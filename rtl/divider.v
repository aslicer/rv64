==> flow/design.v <==
module divider
(
	input  wire        clk         ,
	input  wire        rst         ,
	input  wire [63:0] divisor     , 
	input  wire [63:0] dividend    , 
	input  wire [9 :0] inst_op_f3  , 
	input  wire        div_ready   , 
	output wire [63:0] div_rem_data, 
	output wire        div_finish  , 
	output reg         busy_o       
);
	parameter DIV   = 10'b0110011_100;
	parameter DIVU  = 10'b0110011_101;
	parameter REM   = 10'b0110011_110;
	parameter REMU  = 10'b0110011_111;
	parameter DIVW  = 10'b0111011_100;
	parameter DIVUW = 10'b0111011_101;
	parameter REMW  = 10'b0111011_110;
	parameter REMUW = 10'b0111011_111;
	reg [6 :0] counter   ;
	reg        sign      ; 
	reg        sign_y    ; 
	reg [63:0] dividend_t; 
	reg [63:0] divider_t ; 
	reg  [127:0] temp_a   ; 
	reg  [127:0] temp_b   ; 
	reg          finish   ; 
	wire         sign_inst; 
	assign sign_inst = (inst_op_f3 == DIV) || (inst_op_f3 == DIVW) || (inst_op_f3 == REM) || (inst_op_f3 == REMW);
	reg [63:0] yushu;
	reg [63:0] shang;
	always @(posedge clk)
		begin
			if(rst == 1'b1) begin
				counter    = 7'b0  ;
				dividend_t = 64'b0 ;
				divider_t  = 64'b0 ;
				temp_a     = 128'b0;
				temp_b     = 128'b0;
				finish     = 1'b0  ;
				sign       = 1'b0  ;
				sign_y     = 1'b0  ;
				busy_o     = 1'b0  ;
			end
			else begin
				case(counter)
					0:begin
						if(div_ready) begin 
							counter = counter + 1;
							finish  = 1'b0       ;
							busy_o  = 1'b1       ;
                            if((inst_op_f3 == DIV) | (inst_op_f3 == DIVU) | (inst_op_f3 == REM) |(inst_op_f3 == REMU)) begin
    							if(sign_inst && dividend[63] && divisor[63]) begin 
    								dividend_t = ~dividend + 1; 
    								divider_t  = ~divisor + 1 ; 
    								sign       = 1'b0         ; 
    								sign_y     = 1'b1         ; 
    							end
    							else if(sign_inst && dividend[63]) begin 
    								dividend_t = ~dividend + 1; 
    								divider_t  = divisor      ; 
    								sign       = 1'b1         ; 
    								sign_y     = 1'b1         ; 
    							end
    							else if(sign_inst && divisor[63]) begin 
    								divider_t  = ~divisor + 1; 
    								dividend_t = dividend    ; 
    								sign       = 1'b1        ; 
    								sign_y     = 1'b0        ; 
    							end
							    else begin 
							    	divider_t  = divisor ; 
							    	dividend_t = dividend; 
							    	sign       = 1'b0    ; 
							    	sign_y     = 1'b0    ; 
							    end
                            end
                            else begin 
    							if(sign_inst && dividend[31] && divisor[31]) begin 
    								dividend_t = {{32{1'b0}},~dividend[31:0] + 1}; 
    								divider_t  = {{32{1'b0}},~divisor[31:0] + 1}; 
    								sign       = 1'b0         ; 
    								sign_y     = 1'b1         ; 
    							end
    							else if(sign_inst && dividend[31]) begin 
    								dividend_t = {{32{1'b0}},~dividend[31:0] + 1}; 
    								divider_t  = {{32{1'b0}},divisor[31:0]}; 
    								sign       = 1'b1         ; 
    								sign_y     = 1'b1         ; 
    							end
    							else if(sign_inst && divisor[31]) begin 
    								divider_t  = {{32{1'b0}},~divisor[31:0] + 1};; 
    								dividend_t = {{32{1'b0}},dividend[31:0]}; 
    								sign       = 1'b1        ; 
    								sign_y     = 1'b0        ; 
    							end
							    else begin 
							    	divider_t  = {{32{1'b0}},divisor[31:0]} ; 
							    	dividend_t = {{32{1'b0}},dividend[31:0]}; 
							    	sign       = 1'b0    ; 
							    	sign_y     = 1'b0    ; 
							    end
                            end
						end
					end
					1:begin
						temp_a  = {64'b0, dividend_t};
						temp_b  = {divider_t, 64'b0 };
						counter = counter + 1        ;
						busy_o  = 1'b1               ;
					end
					66:begin
						finish  = 1'b1       ;
						counter = counter + 1;
						busy_o  = 1'b0       ;
					end
					67:begin
						counter = 7'b0;
						finish  = 1'b0;
						busy_o  = 1'b0;
					end
					default:begin
						counter = counter + 1;
						temp_a  = {temp_a[126:0], 1'b0};
						if(temp_a >= temp_b) begin
							temp_a = temp_a - temp_b + 1'b1; 
						end
						else begin
							temp_a = temp_a;
						end
					end
				endcase
			end
		end
	always @(*)
		begin
			if(rst == 1'b1) begin
				yushu = 64'b0;
				shang = 64'b0;
			end
			else if(divisor == 64'd0) begin 
				shang = 64'hffff_ffff_ffff_ffff;
				yushu = dividend               ;
			end
			else if(finish) begin
				if(sign && (!sign_y)) begin 
					yushu = temp_a[127:64]     ;
					shang = ~temp_a[63 : 0] + 1;
				end
				else if(sign && sign_y) begin
					yushu = ~temp_a[127:64] + 1;
					shang = ~temp_a[63 : 0] + 1;
				end
				else if((!sign) && (sign_y)) begin
					yushu = ~temp_a[127:64] + 1;
					shang = temp_a[63 : 0]     ;
				end
				else begin
					yushu = temp_a[127:64];
					shang = temp_a[63 : 0];
				end
			end
			else begin
				yushu = temp_a[127:64];
				shang = temp_a[63 : 0];
			end
		end
	assign div_finish = finish;
	assign div_rem_data = ((inst_op_f3 == DIV) || (inst_op_f3 == DIVU)) ? shang :
						  ((inst_op_f3 == DIVUW) || (inst_op_f3 == DIVW)) ? {{32{shang[31]}}, shang[31:0]} :
	                      ((inst_op_f3 == REM) || (inst_op_f3 == REMU)) ? yushu : 
						  ((inst_op_f3 == REMUW) || (inst_op_f3 == REMW)) ? {{32{yushu[31]}}, yushu[31:0]} : 64'b0;
	reg [9 :0] current_instr_type; 
	reg [9 :0] next_instr_type;
	always@(*)begin
		case(current_instr_type)
			DIV:next_instr_type = (inst_op_f3 == DIV)   ? DIV 	: 
							 	  (inst_op_f3 == DIVU)  ? DIVU 	:
							 	  (inst_op_f3 == REM)	? REM	:
							 	  (inst_op_f3 == REMU) 	? REMU  :
							 	  (inst_op_f3 == DIVW)  ? DIVW 	: 
								  (inst_op_f3 == DIVUW) ? DIVUW	:
								  (inst_op_f3 == REMW)	? REMW	:
							 	  (inst_op_f3 == REMUW) ? REMUW :1'b0;
		   DIVU:next_instr_type = (inst_op_f3 == DIV)   ? DIV 	: 
							 	  (inst_op_f3 == DIVU)  ? DIVU 	:
							 	  (inst_op_f3 == REM)	? REM	:
							 	  (inst_op_f3 == REMU) 	? REMU  :
							 	  (inst_op_f3 == DIVW)  ? DIVW 	: 
								  (inst_op_f3 == DIVUW) ? DIVUW	:
								  (inst_op_f3 == REMW)	? REMW	:
							 	  (inst_op_f3 == REMUW) ? REMUW :1'b0;
		    REM:next_instr_type = (inst_op_f3 == DIV)   ? DIV 	: 
							 	  (inst_op_f3 == DIVU)  ? DIVU 	:
							 	  (inst_op_f3 == REM)	? REM	:
							 	  (inst_op_f3 == REMU) 	? REMU  :
							 	  (inst_op_f3 == DIVW)  ? DIVW 	: 
								  (inst_op_f3 == DIVUW) ? DIVUW	:
								  (inst_op_f3 == REMW)	? REMW	:
							 	  (inst_op_f3 == REMUW) ? REMUW :1'b0;
		   REMU:next_instr_type = (inst_op_f3 == DIV)   ? DIV 	: 
							 	  (inst_op_f3 == DIVU)  ? DIVU 	:
							 	  (inst_op_f3 == REM)	? REM	:
							 	  (inst_op_f3 == REMU) 	? REMU  :
							 	  (inst_op_f3 == DIVW)  ? DIVW 	: 
								  (inst_op_f3 == DIVUW) ? DIVUW	:
								  (inst_op_f3 == REMW)	? REMW	:
							 	  (inst_op_f3 == REMUW) ? REMUW :1'b0;
		   DIVW:next_instr_type = (inst_op_f3 == DIV)   ? DIV 	: 
							 	  (inst_op_f3 == DIVU)  ? DIVU 	:
							 	  (inst_op_f3 == REM)	? REM	:
							 	  (inst_op_f3 == REMU) 	? REMU  :
							 	  (inst_op_f3 == DIVW)  ? DIVW 	: 
								  (inst_op_f3 == DIVUW) ? DIVUW	:
								  (inst_op_f3 == REMW)	? REMW	:
							 	  (inst_op_f3 == REMUW) ? REMUW :1'b0;
		  DIVUW:next_instr_type = (inst_op_f3 == DIV)   ? DIV 	: 
							 	  (inst_op_f3 == DIVU)  ? DIVU 	:
							 	  (inst_op_f3 == REM)	? REM	:
							 	  (inst_op_f3 == REMU) 	? REMU  :
							 	  (inst_op_f3 == DIVW)  ? DIVW 	: 
								  (inst_op_f3 == DIVUW) ? DIVUW	:
								  (inst_op_f3 == REMW)	? REMW	:
							 	  (inst_op_f3 == REMUW) ? REMUW :1'b0;
		   REMW:next_instr_type = (inst_op_f3 == DIV)   ? DIV 	: 
							 	  (inst_op_f3 == DIVU)  ? DIVU 	:
							 	  (inst_op_f3 == REM)	? REM	:
							 	  (inst_op_f3 == REMU) 	? REMU  :
							 	  (inst_op_f3 == DIVW)  ? DIVW 	: 
								  (inst_op_f3 == DIVUW) ? DIVUW	:
								  (inst_op_f3 == REMW)	? REMW	:
							 	  (inst_op_f3 == REMUW) ? REMUW :1'b0;
		   REMUW:next_instr_type = (inst_op_f3 == DIV)   ? DIV 	: 
							 	  (inst_op_f3 == DIVU)  ? DIVU 	:
							 	  (inst_op_f3 == REM)	? REM	:
							 	  (inst_op_f3 == REMU) 	? REMU  :
							 	  (inst_op_f3 == DIVW)  ? DIVW 	: 
								  (inst_op_f3 == DIVUW) ? DIVUW	:
								  (inst_op_f3 == REMW)	? REMW	:
							 	  (inst_op_f3 == REMUW) ? REMUW :1'b0;								  
		   1'b0:next_instr_type = (inst_op_f3 == DIV)   ? DIV 	: 
							 	  (inst_op_f3 == DIVU)  ? DIVU 	:
							 	  (inst_op_f3 == REM)	? REM	:
							 	  (inst_op_f3 == REMU) 	? REMU  :
							 	  (inst_op_f3 == DIVW)  ? DIVW 	: 
								  (inst_op_f3 == DIVUW) ? DIVUW	:
								  (inst_op_f3 == REMW)	? REMW	:
							 	  (inst_op_f3 == REMUW) ? REMUW :1'b0;
			default:next_instr_type = 1'b0;
		endcase
	end
	always@(posedge clk)begin
		current_instr_type <= next_instr_type;
	end
endmodule
# Step by step through the tools: divider
# Tool output for the design above, in the order of the flow.
# Line numbers count from 1 in the design file above.
# Cell names lack the library's common part.
design:
  top_module: "divider"
  clk_port: "clk"
  library: "sky130hd"
  pvt_corner: "tt_025C_1v80"

# Word level
# Yosys after proc, flatten, opt, wreduce and memory -nomap, before mapping. Memory bits, and registers merged into a memory's read port (data or address), are not among the register bits. Print and check cells are not counted.
bits:
  ff_bits: 331
  input_bits: 141
  out_inout_bits: 66
  word_cells: 114
op_classes:
  add_sub_neg: 9
  n_cmp: 1
  eq_ne: 12
  mux: 47
  bitwise: 9
  reduce_and_logical: 27
ops:
  columns: ["operator", "count"]
  rows:
  - ["2-to-1 mux 64 bit", 22]
  - ["adder 64 x 1 -> 64 bit with constant B", 4]
  - ["NOT 64 bit", 4]
  - ["case mux 128 bit (select 2 bit)", 1]
  - ["2-to-1 mux 32 bit", 5]
  - ["adder 128 x 1 -> 128 bit with constant B", 1]
  - ["subtractor 128 bit", 1]
  - ["greater-or-equal comparator 128 bit", 1]
  - ["2-to-1 mux 128 bit", 1]
  - ["equality test 10 x 9 -> 1 bit with constant B", 8]
  - ["adder 32 x 1 -> 32 bit with constant B", 2]
  - ["NOT 32 bit", 2]
  - ["logical NOT 64 bit", 1]
  - ["equality test 7 bit with constant B", 2]
  - ["case mux 7 bit (select 2 bit)", 1]
  - ["2-to-1 mux 1 bit", 14]
  - ["logical AND 1 bit", 9]
  - ["logical OR 1 bit", 7]
  - ["adder 7 x 1 -> 7 bit with constant B", 1]
  - ["equality test 7 x 1 -> 1 bit with constant B", 1]
  - ["logical NOT 7 bit", 1]
  - ["2-to-1 mux 7 bit", 1]
  - ["AND reduction 2 bit", 3]
  - ["nonzero test 3 bit", 2]
  - ["case mux 1 bit (select 3 bit)", 2]
  - ["OR 1 bit", 3]
  - ["OR reduction 3 bit", 1]
  - ["logical NOT 1 bit", 2]
# Other operator kinds: 2; their cells: 2.

# Logic depth
# Yosys ltp: most cells in a row. Word level: on the elaborated netlist, between registers, memories and ports. Mapped: between sequential cells and ports; inverters and the memories' decode and read muxes count.
depth:
  word_depth: 12
  ABC_AREA: 0
  mapped_depth: 19
  ltp_nobuf: 16

# Netlist
# Yosys stat after the flow's synthesis: flattened, memories mapped to cells. It holds for the ABC_AREA given above (unset counts as 0); a run with the other value may have another netlist.
by_type:
  columns: ["cell", "count", "type_area_um2"]
  rows:
  - ["dfxtp_1", 331, 6.63E+03]
  - ["ha_1", 260, 3253.12]
  - ["xnor2_1", 262, 2.29E+03]
  - ["a21oi_1", 399, 2E+03]
  - ["nand2_1", 434, 1.63E+03]
  - ["nor2_1", 369, 1.39E+03]
  - ["a211oi_1", 180, 1.35E+03]
  - ["o21ai_0", 270, 1.35E+03]
  - ["inv_1", 307, 1.15E+03]
  - ["xor2_1", 94, 823.29]
  - ["clkbuf_1", 212, 795.763]
  - ["fa_1", 31, 620.595]
  - ["o31ai_1", 81, 608.083]
  - ["o211ai_1", 55, 412.896]
  - ["a22oi_1", 53, 397.882]
  - ["a22o_1", 45, 394.128]
  - ["nor4_1", 63, 394.128]
  - ["nand3_1", 69, 345.331]
# Other cell types: 65; their cells: 669.
synth_totals:
  mapped_cells: 4184
  yosys_area_um2: 30674.4
  seqArea_um2: 6626.4
  ffs: 331
  buffers: 234

# Worst setup path after synthesis
# Source: OpenSTA report_checks on the synthesized netlist (no wires, ideal clock, input and output delay 20% of the period each), path of least setup slack; recovery checks are left aside. Register names are those of the netlist, which keeps one name where synthesis merged equal registers.
synth_timing:
  kind: "input-to-output"
  start: "input port divisor[31]"
  end: "output port div_rem_data[40]"
  period_ns: 8.9
  input_delay_ns: 1.780
  output_delay_ns: 1.780
  launch_ns: 1.780
  t_arrival_ns: 5.084
  required_ns: 7.120
  path_slack_ns: 2.036
  path_delay_ns: 3.304
  driving_pins: 13
  path_buffers: 3
  period_less_setup_slack_ns: 6.864
# "path_delay_ns" = arrival - input delay + setup time.
# A path that ends at an output port has no setup time.
# "driving_pins": output pins that drive a net of the path, with the launching flip-flop's if there is one; two outputs of one cell count as two.
# "period_less_setup_slack_ns" = period - worst setup slack (recovery checks aside). The figure is calculated, with input and output delays left at 20% of the set period.
# Between the ends stands the longest chain of elaborated cells between them, by number of cells; it is not shown to be the way that was timed. Of several equally long chains one is given.
# Each line given opens the expression or statement behind the cell; cells for indexed reads and writes are added by Yosys, which also makes memories of some case tables.
synth_between:
  path_cell_list: "clkbuf_1 > or4_1 > or3_1 > or4_1 > nor4_2 > and4_1 > clkbuf_1 > nor2_1 > a21oi_1 > o21ai_0 > nand2_1 > clkbuf_1 > o221ai_1"
  elab_chain_cells: 7
  cone_cells: 9
  cone_lines: 6
  cone_classes: "8 x mux; 1 x reduce/logical"
synth_lines:
  columns: ["item", "line_no", "rtl"]
  rows:
  - ["start, declared", 5, "input wire [63:0] divisor ,"]
  - ["logical NOT 64 bit", 142, "else if(divisor == 64'd0) begin"]
  - ["2-to-1 mux 64 bit", 142, null]
  - ["2-to-1 mux 64 bit", 138, "if(rst == 1'b1) begin"]
  - ["2-to-1 mux 64 bit", 173, "((inst_op_f3 == REMUW) || (inst_op_f3 == REMW)) ? {{32{yushu[31]}}, yushu[31:0]} : 64'b0;"]
  - ["2-to-1 mux 64 bit", 172, "((inst_op_f3 == REM) || (inst_op_f3 == REMU)) ? yushu :"]
  - ["2-to-1 mux 64 bit", 171, "((inst_op_f3 == DIVUW) || (inst_op_f3 == DIVW)) ? {{32{shang[31]}}, shang[31:0]} :"]
  - ["2-to-1 mux 64 bit", 170, "assign div_rem_data = ((inst_op_f3 == DIV) || (inst_op_f3 == DIVU)) ? shang :"]
  - ["end, declared", 9, "output wire [63:0] div_rem_data,"]
# Some nets on the timed path still bear RTL names; the line given drives or declares the net.
synth_nets:
  columns: ["net", "line_no"]
  rows:
  - ["div_rem_data[31]", 170]

--- runs ---
2 stored runs of divider in the flow (synthesis by Yosys, layout by OpenROAD, sky130hd cells), in arbitrary order. Constraints: input delay and output delay 20% of the set period each, output load 0.01 pF.

--- run A ---
==> flow/run.sh <==
#!/bin/bash
# the make line also repeats the synthesis and layout settings of config.mk as NAME=value (left out here)
make -C /OpenROAD-flow-scripts/flow DESIGN_CONFIG=/design/flow/config.mk WORK_HOME=/design/flow/orfs CLKGATE_MAP_FILE= finish
==> flow/config.mk <==
export PLATFORM = sky130hd
export DESIGN_NAME = divider
export DESIGN_NICKNAME = divider
export VERILOG_FILES = /design/flow/design.v
export SDC_FILE = /design/flow/constraint.sdc
export NUM_CORES = 4
export LEC_CHECK = 0
export CAP_MARGIN = 15
export CELL_PAD_IN_SITES_DETAIL_PLACEMENT = 0
export CELL_PAD_IN_SITES_GLOBAL_PLACEMENT = 3
export CORE_MARGIN = 2
export CORE_UTILIZATION = 62
export GPL_TIMING_DRIVEN = 1
export MAX_ROUTING_LAYER = met5
export PLACE_DENSITY_LB_ADDON = 0.1
export SLEW_MARGIN = 0
==> flow/constraint.sdc <==
create_clock -name core_clock -period 10.3 [get_ports {clk}]
set_input_delay 2.0600 -clock core_clock [delete_from_list [all_inputs] [get_ports {clk}]]
set_output_delay 2.0600 -clock core_clock [all_outputs]
set_load 0.01 [all_outputs]

==> results, as YAML <==
outcome: "no final report: placement broke off with FLW-0024"

--- run B ---
==> flow/run.sh <==
#!/bin/bash
# the make line also repeats the synthesis and layout settings of config.mk as NAME=value (left out here)
make -C /OpenROAD-flow-scripts/flow DESIGN_CONFIG=/design/flow/config.mk WORK_HOME=/design/flow/orfs CLKGATE_MAP_FILE= finish
==> flow/config.mk <==
export PLATFORM = sky130hd
export DESIGN_NAME = divider
export DESIGN_NICKNAME = divider
export VERILOG_FILES = /design/flow/design.v
export SDC_FILE = /design/flow/constraint.sdc
export NUM_CORES = 4
export LEC_CHECK = 0
export CAP_MARGIN = 20
export CORE_MARGIN = 2
export CORE_UTILIZATION = 67
export CTS_CLUSTER_DIAMETER = 208
export CTS_CLUSTER_SIZE = 38
export GPL_ROUTABILITY_DRIVEN = 0
export GPL_TIMING_DRIVEN = 1
export PLACE_DENSITY_LB_ADDON = 0.12
export SETUP_SLACK_MARGIN = 0.88
export SLEW_MARGIN = 30
==> flow/constraint.sdc <==
create_clock -name core_clock -period 3.73 [get_ports {clk}]
set_input_delay 0.7460 -clock core_clock [delete_from_list [all_inputs] [get_ports {clk}]]
set_output_delay 0.7460 -clock core_clock [all_outputs]
set_load 0.01 [all_outputs]

==> results, as YAML <==
outcome: "no final report: clock tree synthesis broke off with DPL-0038"
--- end ---
